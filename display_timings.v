==> flow/design.v <==
`timescale 1ns / 1ps
`default_nettype none
module display_timings #(
    H_RES=800,                       
    V_RES=600,                       
    H_FP=40,                         
    H_SYNC=128,                       
    H_BP=88,                         
    V_FP=1,                         
    V_SYNC=4,                        
    V_BP=23,                         
    H_POL=1,                         
    V_POL=1                          
    )
    (
    input  wire i_pix_clk,           
    input  wire i_rst,               
    output wire o_hs,                
    output wire o_vs,                
    output wire o_de,                
    output wire o_frame,             
    output reg signed [15:0] o_sx,   
    output reg signed [15:0] o_sy    
    );
    localparam signed H_STA  = 0 - H_FP - H_SYNC - H_BP;     
    localparam signed HS_STA = H_STA + H_FP;                 
    localparam signed HS_END = HS_STA + H_SYNC;              
    localparam signed HA_STA = 0;                            
    localparam signed HA_END = H_RES - 1;                    
    localparam signed V_STA  = 0 - V_FP - V_SYNC - V_BP;     
    localparam signed VS_STA = V_STA + V_FP;                 
    localparam signed VS_END = VS_STA + V_SYNC;              
    localparam signed VA_STA = 0;                            
    localparam signed VA_END = V_RES - 1;                    
    assign o_hs = H_POL ? (o_sx > HS_STA && o_sx <= HS_END)
        : ~(o_sx > HS_STA && o_sx <= HS_END);
    assign o_vs = V_POL ? (o_sy > VS_STA && o_sy <= VS_END)
        : ~(o_sy > VS_STA && o_sy <= VS_END);
    assign o_de = (o_sx >= 0 && o_sy >= 0);
    assign o_frame = (o_sy == V_STA && o_sx == H_STA);
    always @ (posedge i_pix_clk)
    begin
        if (i_rst)   
        begin
            o_sx <= H_STA;
            o_sy <= V_STA;
        end
        else
        begin
            if (o_sx == HA_END)   
            begin
                o_sx <= H_STA;
                if (o_sy == VA_END)   
                    o_sy <= V_STA;
                else
                    o_sy <= o_sy + 16'sh1;
            end
            else
                o_sx <= o_sx + 16'sh1;
        end
    end
endmodule
---- Tool chain data of display_timings ----
The steps from the RTL of display_timings to its reports follow in flow order.
Lines are those of the file above, counted from 1.
Cell names lack the library's common part.
A cell with - has no value.
design
  top module .............................. display_timings
  clock input ............................. i_pix_clk
  library ................................. sky130hd
  corner .................................. tt_025C_1v80

---- After elaboration ----
Yosys after proc, flatten, opt, wreduce and memory -nomap, before mapping. Enables and synchronous resets that opt folds into registers are not counted as muxes. Memory bits, and registers merged into a memory's read port (data or address), are not among the register bits. Print and check cells are not counted. Equal cells are merged and count once.
cells by class
  order comparisons ....................... 6
  muxes and demuxes ....................... 1
  reduce/logical cells .................... 5
  add/subtract/negate cells ............... 2
  equal/unequal tests ..................... 4
operators by type and width
  cell                                                      number
  >= comparator 16 x 1 -> 1 bit with constant B             2
  equality test 16 x 11 -> 1 bit with constant B            2
  adder 16 x 2 -> 16 bit with constant B                    2
  > comparator 16 x 6 -> 1 bit with constant B              1
  less-or-equal comparator 16 x 6 -> 1 bit with constant B  1
  equality test 16 x 6 -> 1 bit with constant B             1
  less-or-equal comparator 16 x 8 -> 1 bit with constant B  1
  > comparator 16 x 9 -> 1 bit with constant B              1
  equality test 16 x 9 -> 1 bit with constant B             1
  2-to-1 mux 16 bit                                         1
  logical AND 1 bit                                         4
  OR reduction 2 bit                                        1
word-level totals
  bits in registers ....................... 32
  elaborated cells ........................ 20
  output and inout port bits .............. 36
  input bits .............................. 2

---- Logic depth ----
Longest topological path by Yosys (ltp), each cell counted once; first at word level (registers and memories cut), then after technology mapping (sequential cells cut; the memories' decode and read muxes count).
depth
  depth in word-level cells ............... 2
  ABC_AREA ................................ 0
  depth in mapped cells ................... 7
  gate-level depth less buffers ........... 6

---- After synthesis ----
The flow's flattened synthesis, as Yosys stat reports it; memories are mapped. The netlist is that of the ABC_AREA named above (0 if unset); the other value can give another one.
Totals and module areas in this step are rounded.
cell types
  type      number  total area (µm²)
  dfxtp_1   32      640.614
  a21oi_1   20      100.096
  nor2_1    20      75.072
  nand2_1   17      63.811
  ha_1      5       62.56
  nand4_1   10      62.56
  o21ai_0   12      60.058
  nand3_1   9       45.043
  nor4_1    7       43.792
  xnor2_1   5       43.792
  xor2_1    5       43.792
  a31oi_2   3       37.536
  and3_1    6       37.536
  clkbuf_1  9       33.782
  or3_1     5       31.28
  and4_1    3       26.275
  inv_1     7       26.275
  a31oi_1   4       25.024
Not listed: further types 28, cells in them 39.
mapped netlist
  sequential part of the area ............. 641 µm²
  buffer cells ............................ 11
  cell area after synthesis ............... 1780 µm²
  mapped flip-flops ....................... 32
  cells in the netlist .................... 218

---- Timing after synthesis ----
OpenSTA on the mapped netlist: ideal clock, no wires. The path of least setup slack (recovery checks aside). Input and output delay are each 20% of the period. Register names are those of the netlist, which keeps one name where synthesis merged equal registers.
path post-synthesis
  kind .................................... reg2reg
  from .................................... register o_sy[0]
  to ...................................... register o_sy[11]
  time at the first pin ................... 0 ps
  arrival time ............................ 2056 ps
  setup slack ............................. -120 ps
  buffers on the path ..................... 1
  library setup time ...................... 74 ps
  path delay .............................. 2130 ps
  clock period ............................ 2010 ps
  required time ........................... 1936 ps
  stages .................................. 7
  period reached after synthesis .......... 2130 ps
"path delay" = arrival - input delay + setup time.
"stages" counts driving pins, that of a launching flip-flop among them; a cell with two outputs on the path counts twice.
"period reached after synthesis" = period - worst setup slack (recovery checks aside). The figure is calculated, with input and output delays left at 20% of the set period.
The rows between start and end are the longest chain of elaborated cells between them; the timing report does not say that the signal goes this way. Where chains are equally long, one stands for them.
A line is the first line of the expression or statement that the cell stems from. Yosys adds cells for indexed reads and writes and turns some case tables into memories.
A register here has more assigning lines than the two given.
between the ends, post-synthesis
  cells stage by stage .................... dfxtp_1 ha_1 or3b_1 o41a_1 and2_1 buf_6 a31oi_1
  length of the longest elaborated chain .. 2
  elaborated cells on any way between the ends .. 3
  RTL lines with such cells ............... 2
  classes of those cells .................. add/sub (1); eq/ne (1); mux (1)
RTL lines, path post-synthesis
  what                    line  source
  start: declaration      23    output reg signed [15:0] o_sy
  start: assignment       46    o_sy <= V_STA;
  start: assignment       56    o_sy <= o_sy + 16'sh1;
  adder 16 x 2 -> 16 bit  56
  2-to-1 mux 16 bit       53    if (o_sy == VA_END)
  end: assignment         54    o_sy <= V_STA;
  end: assignment         56
  end: declaration        23

---- Path in the finished layout ----
From the final timing report of run 1: the path of least setup slack in the routed layout; clock arrival at registers is part of the times.
The report prints the path's times to 10 ps; the period is as set.
path after layout
  kind .................................... reg2reg
  from .................................... register o_sy[13]
  to ...................................... register o_sy[14]
  stages .................................. 5
  required time ........................... 1770 ps
  buffers on the path ..................... 0
  time at the first pin ................... 290 ps
  arrival time ............................ 2160 ps
  setup slack ............................. -390 ps
  clock period ............................ 1560 ps
  library setup time ...................... 80 ps
The rows between start and end are the longest chain of elaborated cells between them; the timing report does not say that the signal goes this way. Where chains are equally long, one stands for them.
A register here has more assigning lines than the two given.
between the ends, after layout
  cells stage by stage .................... dfxtp_2 or4b_4 o41a_1 and2_4 a31oi_2
  length of the longest elaborated chain .. 2
  elaborated cells on any way between the ends .. 3
  RTL lines with such cells ............... 2
  classes of those cells .................. add/sub (1); eq/ne (1); mux (1)
RTL lines, path after layout
  what                    line  source
  start: declaration      23    output reg signed [15:0] o_sy
  start: assignment       46    o_sy <= V_STA;
  start: assignment       56    o_sy <= o_sy + 16'sh1;
  adder 16 x 2 -> 16 bit  56
  2-to-1 mux 16 bit       53    if (o_sy == VA_END)
  end: assignment         54    o_sy <= V_STA;
  end: assignment         56
  end: declaration        23

Subject: flow runs of display_timings

Hi,

Record of 2 stored runs of the RTL-to-layout flow on display_timings, platform sky130hd. The runs are unordered. Constraints: input delay and output delay 20% of the set period each, output load 0.01 pF.
"achieved period": clock period set for the run, less the worst setup slack. It is reckoned from that one timing run; input and output delays stay at 20% of the period that was set.
"worst setup path time" is the time allowed to the run's worst setup path (the clock period less input and output delay, where it has them) less its slack. Clock arrival times count: a late capture clock shortens it, a late launch clock lengthens it.
"total design power": no workload was simulated; the value follows from the tool's default switching activity.
"worst setup path time" is known to 10 ps.
Values from the reports are rounded here.

======== run 1 ========
==> flow/run.sh <==
#!/bin/bash
# the make line also repeats the synthesis and layout settings of config.mk as NAME=value (left out here)
make -C /OpenROAD-flow-scripts/flow DESIGN_CONFIG=/design/flow/config.mk WORK_HOME=/design/flow/orfs CLKGATE_MAP_FILE= finish
==> flow/config.mk <==
export PLATFORM = sky130hd
export DESIGN_NAME = display_timings
export DESIGN_NICKNAME = display_timings
export VERILOG_FILES = /design/flow/design.v
export SDC_FILE = /design/flow/constraint.sdc
export NUM_CORES = 4
export LEC_CHECK = 0
export CAP_MARGIN = 0
export CELL_PAD_IN_SITES_DETAIL_PLACEMENT = 0
export CORE_ASPECT_RATIO = 0.96
export CORE_MARGIN = 2
export CORE_UTILIZATION = 39
export CTS_CLUSTER_SIZE = 54
export GPL_ROUTABILITY_DRIVEN = 1
export PLACE_DENSITY_LB_ADDON = 0.07
export SLEW_MARGIN = 20
==> flow/constraint.sdc <==
create_clock -name core_clock -period 1.56 [get_ports {i_pix_clk}]
set_input_delay 0.3120 -clock core_clock [delete_from_list [all_inputs] [get_ports {i_pix_clk}]]
set_output_delay 0.3120 -clock core_clock [all_outputs]
set_load 0.01 [all_outputs]

-------- measured, run 1 --------
  cell area after synthesis ............... 1780 µm²
  total design power ...................... 0.00167 W
  die size ................................ 5130 µm²
  utilization in the final report ......... 72.7%
  worst hold slack in the final report .... 549 ps
  lowest setup slack ...................... -393 ps
  standard-cell area after layout ......... 3250 µm²
  worst setup path time ................... 1950 ps
  critical path kind ...................... reg2reg
  achieved period ......................... 1953 ps
  total negative slack .................... -6410 ps

======== run 2 ========
==> flow/run.sh <==
#!/bin/bash
# the make line also repeats the synthesis and layout settings of config.mk as NAME=value (left out here)
make -C /OpenROAD-flow-scripts/flow DESIGN_CONFIG=/design/flow/config.mk WORK_HOME=/design/flow/orfs CLKGATE_MAP_FILE= finish
==> flow/config.mk <==
export PLATFORM = sky130hd
export DESIGN_NAME = display_timings
export DESIGN_NICKNAME = display_timings
export VERILOG_FILES = /design/flow/design.v
export SDC_FILE = /design/flow/constraint.sdc
export NUM_CORES = 4
export LEC_CHECK = 0
export ABC_AREA = 0
export CAP_MARGIN = 20
export CORE_MARGIN = 8
export CORE_UTILIZATION = 29
export CTS_CLUSTER_SIZE = 54
export SETUP_SLACK_MARGIN = 0.6
export SLEW_MARGIN = 20
==> flow/constraint.sdc <==
create_clock -name core_clock -period 2.71 [get_ports {i_pix_clk}]
set_input_delay 0.5420 -clock core_clock [delete_from_list [all_inputs] [get_ports {i_pix_clk}]]
set_output_delay 0.5420 -clock core_clock [all_outputs]
set_load 0.01 [all_outputs]

-------- measured, run 2 --------
  cell area after synthesis ............... 1780 µm²
  total design power ...................... 0.000943 W
  die size ................................ 8910 µm²
  utilization in the final report ......... 44.3%
  worst hold slack in the final report .... 482 ps
  lowest setup slack ...................... 564 ps
  standard-cell area after layout ......... 2620 µm²
  worst setup path time ................... 1600 ps
  critical path kind ...................... reg2out
  achieved period ......................... 2146 ps
  total negative slack .................... 0 ps

Regards
